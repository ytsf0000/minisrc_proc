==> flow/design.v <==
module MDR #(parameter DATA_WIDTH_IN = 32, DATA_WIDTH_OUT = 32, INIT = 32'h0)(
    input Clear, Clock, MDRin,
    input [31:0] BusMuxOut, input [31:0] Mdatain,
    input Read,
	 output [31:0] BusMuxIn
);
	reg [31:0]d;
	initial d = 32'b0;
	always @ (*) begin
		 if(~Read) begin
			  d = BusMuxOut;
		 end
		 else begin
			  d = Mdatain;
		 end
	end  
	reg[31:0]q;
	initial q = 32'b0;
	always @ (posedge Clock) begin
		if (Clear) begin
			q <= {DATA_WIDTH_IN{1'b0}};
		end
		else if (MDRin) begin
			q <= d;
		end
	end
	assign BusMuxIn = q;
endmodule 
Step by step through the tools: MDR
What the tools print for MDR, step after step.
Line numbers count from 1 in the design file above.
{ "setup": {"top_module": "MDR", "clk_port": "Clock", "lib": "sky130hd", "pvt_corner": "tt_025C_1v80"} }

Elaborated design
Yosys after proc, flatten, opt, wreduce and memory -nomap, before mapping. Enables and synchronous resets that opt folds into registers are not counted as muxes. Memory bits, and registers merged into a memory's read port (data or address), are not among the register bits. Print and check cells are not counted. Equal cells are merged and count once.
{ "bits": {"out_inout_bits": 32, "inputBits": 68, "elab_cells": 2, "register_bits": 32} }
{ "classes": {"muxes": 1} }
{ "ops": {"columns": ["op", "count"], "rows": [
  ["2-to-1 mux 32 bit", 1]
]} }

Depth
Depth = most cells in a row (Yosys ltp): at word level without a register or memory, in the mapped netlist without a sequential cell, where the memories' decode and read muxes count.
{ "depth": {"depth_word": 1, "abc_area": 1, "ltp_mapped": 7, "ltp_nobuf": 5} }

After synthesis
The flow's flattened synthesis, as Yosys stat reports it; memories are mapped. The netlist is that of the ABC_AREA named above (0 if unset); the other value can give another one.
The area totals of this step are shown rounded.
{ "types": {"columns": ["cell", "count", "type_area_um2"], "rows": [
  ["sky130_fd_sc_hd__dfxtp_1", 32, 640.614],
  ["sky130_fd_sc_hd__nand2_1", 96, 360.346],
  ["sky130_fd_sc_hd__nor2_1", 64, 240.23],
  ["sky130_fd_sc_hd__nand3_1", 32, 160.154],
  ["sky130_fd_sc_hd__inv_1", 32, 120.115],
  ["sky130_fd_sc_hd__buf_6", 7, 78.826],
  ["sky130_fd_sc_hd__buf_2", 6, 30.029],
  ["sky130_fd_sc_hd__buf_4", 4, 30.029],
  ["sky130_fd_sc_hd__inv_4", 1, 6.256]
]} }
{ "mapped": {"mapped_cells": 274, "mapped_area_um2": 1667, "ffs": 32, "buffers": 17, "seqArea_um2": 640.6} }

Path before layout
Path of least setup slack by OpenSTA after synthesis, without wires, with an ideal clock, recovery checks aside; 20% of the period is set as input and as output delay. Where synthesis merged equal registers, the netlist keeps one of their names.
{ "synth_timing": {"path_kind": "input to register", "from": "input MDRin", "to": "register q[10]", "t_arrival_ps": 777, "slack_ps": 564, "delay_ps": 596, "n_path_buf": 2, "t_first_pin_ps": 290, "path_stages": 6, "setup_ps": 109, "tclk_ps": 1450, "in_delay_ps": 290, "t_required_ps": 1341, "synth_period_reached_ps": 886} }
"delay_ps" is the arrival time less input delay plus setup time.
"path_stages": output pins that drive a net of the path, with the launching flip-flop's if there is one; two outputs of one cell count as two.
"synth_period_reached_ps" is the clock period less the worst setup slack; recovery checks do not enter. This is arithmetic on one report: input and output delays are still those of the set period (20% each).
{ "synth_via": {"cell_sequence": "sky130_fd_sc_hd__buf_4 sky130_fd_sc_hd__buf_6 sky130_fd_sc_hd__nor2_1 sky130_fd_sc_hd__nor2_1 sky130_fd_sc_hd__nand2_1 sky130_fd_sc_hd__inv_1"} }
{ "synth_rtl": {"columns": ["item", "line_no", "rtl"], "rows": [
  ["start, declared", 2, "input Clear, Clock, MDRin,"],
  ["end, assigned", 21, "q <= {DATA_WIDTH_IN{1'b0}};"],
  ["end, assigned", 24, "q <= d;"],
  ["end, declared", 17, "reg[31:0]q;"]
]} }
Chain of elaborated cells between the ends: none given.

Path in the finished layout
From the final timing report of stored run 2: the path of least setup slack in the routed layout; clock arrival at registers is part of the times.
The report prints the path's times to 10 ps; the period is as set.
{ "layout_timing": {"path_kind": "register to output", "from": "register q[23]", "to": "output BusMuxIn[23]", "tclk_ps": 1050, "n_path_buf": 1, "slack_ps": 100, "t_first_pin_ps": 280, "t_arrival_ps": 740, "output_delay_ps": 210, "path_stages": 2, "t_required_ps": 840} }
{ "layout_via": {"cell_sequence": "sky130_fd_sc_hd__dfxtp_2 sky130_fd_sc_hd__buf_4", "elab_chain_len": 0, "cells_between": 0, "cone_lines": 0} }
{ "layout_rtl": {"columns": ["item", "line_no", "rtl"], "rows": [
  ["start, declared", 17, "reg[31:0]q;"],
  ["start, assigned", 21, "q <= {DATA_WIDTH_IN{1'b0}};"],
  ["start, assigned", 24, "q <= d;"],
  ["end, declared", 5, "output [31:0] BusMuxIn"]
]} }

# Flow runs of MDR

Measured data: module MDR, platform sky130hd, 2 stored runs of the flow under differing settings, order arbitrary. Input and output delays are each 20% of the period that was set; the output load is 0.01 pF.
"achieved_clock_period_ps" is the run's clock period less its worst setup slack. It is reckoned from that one timing run; input and output delays stay at 20% of the period that was set.
"worst_path_allowed_less_slack_ps" means the part of the period allowed to the worst setup path (the constraints hold back 20% at inputs and 20% at outputs) less its slack; where the path has registers, the arrival times of their clocks count too.
"power_uw": no workload was simulated; the value follows from the tool's default switching activity.
"worst_path_allowed_less_slack_ps" is known to 10 ps.
The results are shown rounded.
[
  {
    "run": "stored run 1",
    "settings": { "period_ns": 0.926, "CORE_UTILIZATION": 71, "HOLD_SLACK_MARGIN": 0.3, "CELL_PAD_IN_SITES_GLOBAL_PLACEMENT": 3, "ABC_AREA": 0, "GPL_TIMING_DRIVEN": 0, "CTS_CLUSTER_SIZE": 23, "CTS_CLUSTER_DIAMETER": 220, "MAX_ROUTING_LAYER": "met4", "CAP_MARGIN": 20, "CORE_MARGIN": 2, "SLEW_MARGIN": 20 },
    "outcome": "not finished: placement ended with error GPL-0301"
  },
  {
    "run": "stored run 2",
    "settings": { "period_ns": 1.05, "CORE_UTILIZATION": 19, "SETUP_SLACK_MARGIN": 0.07, "PLACE_DENSITY": 0.63, "CORE_MARGIN": 2, "ABC_AREA": 1, "GPL_ROUTABILITY_DRIVEN": 0, "CTS_CLUSTER_DIAMETER": 293, "MIN_ROUTING_LAYER": "met2", "CAP_MARGIN": 20, "SLEW_MARGIN": 20 },
    "results": { "timing.setup.tns_ps": 0, "power_uw": 3260, "stdcell_area_um2": 2859, "finalUtil_pct": 33.3, "synth_area_um2": 1667, "ws_setup_ps": 101, "worst_path_allowed_less_slack_ps": 740, "worst_setup_path_type": "register to output", "dieArea_um2": 9536, "ws_hold_ps": 420, "achieved_clock_period_ps": 949 }
  }
]
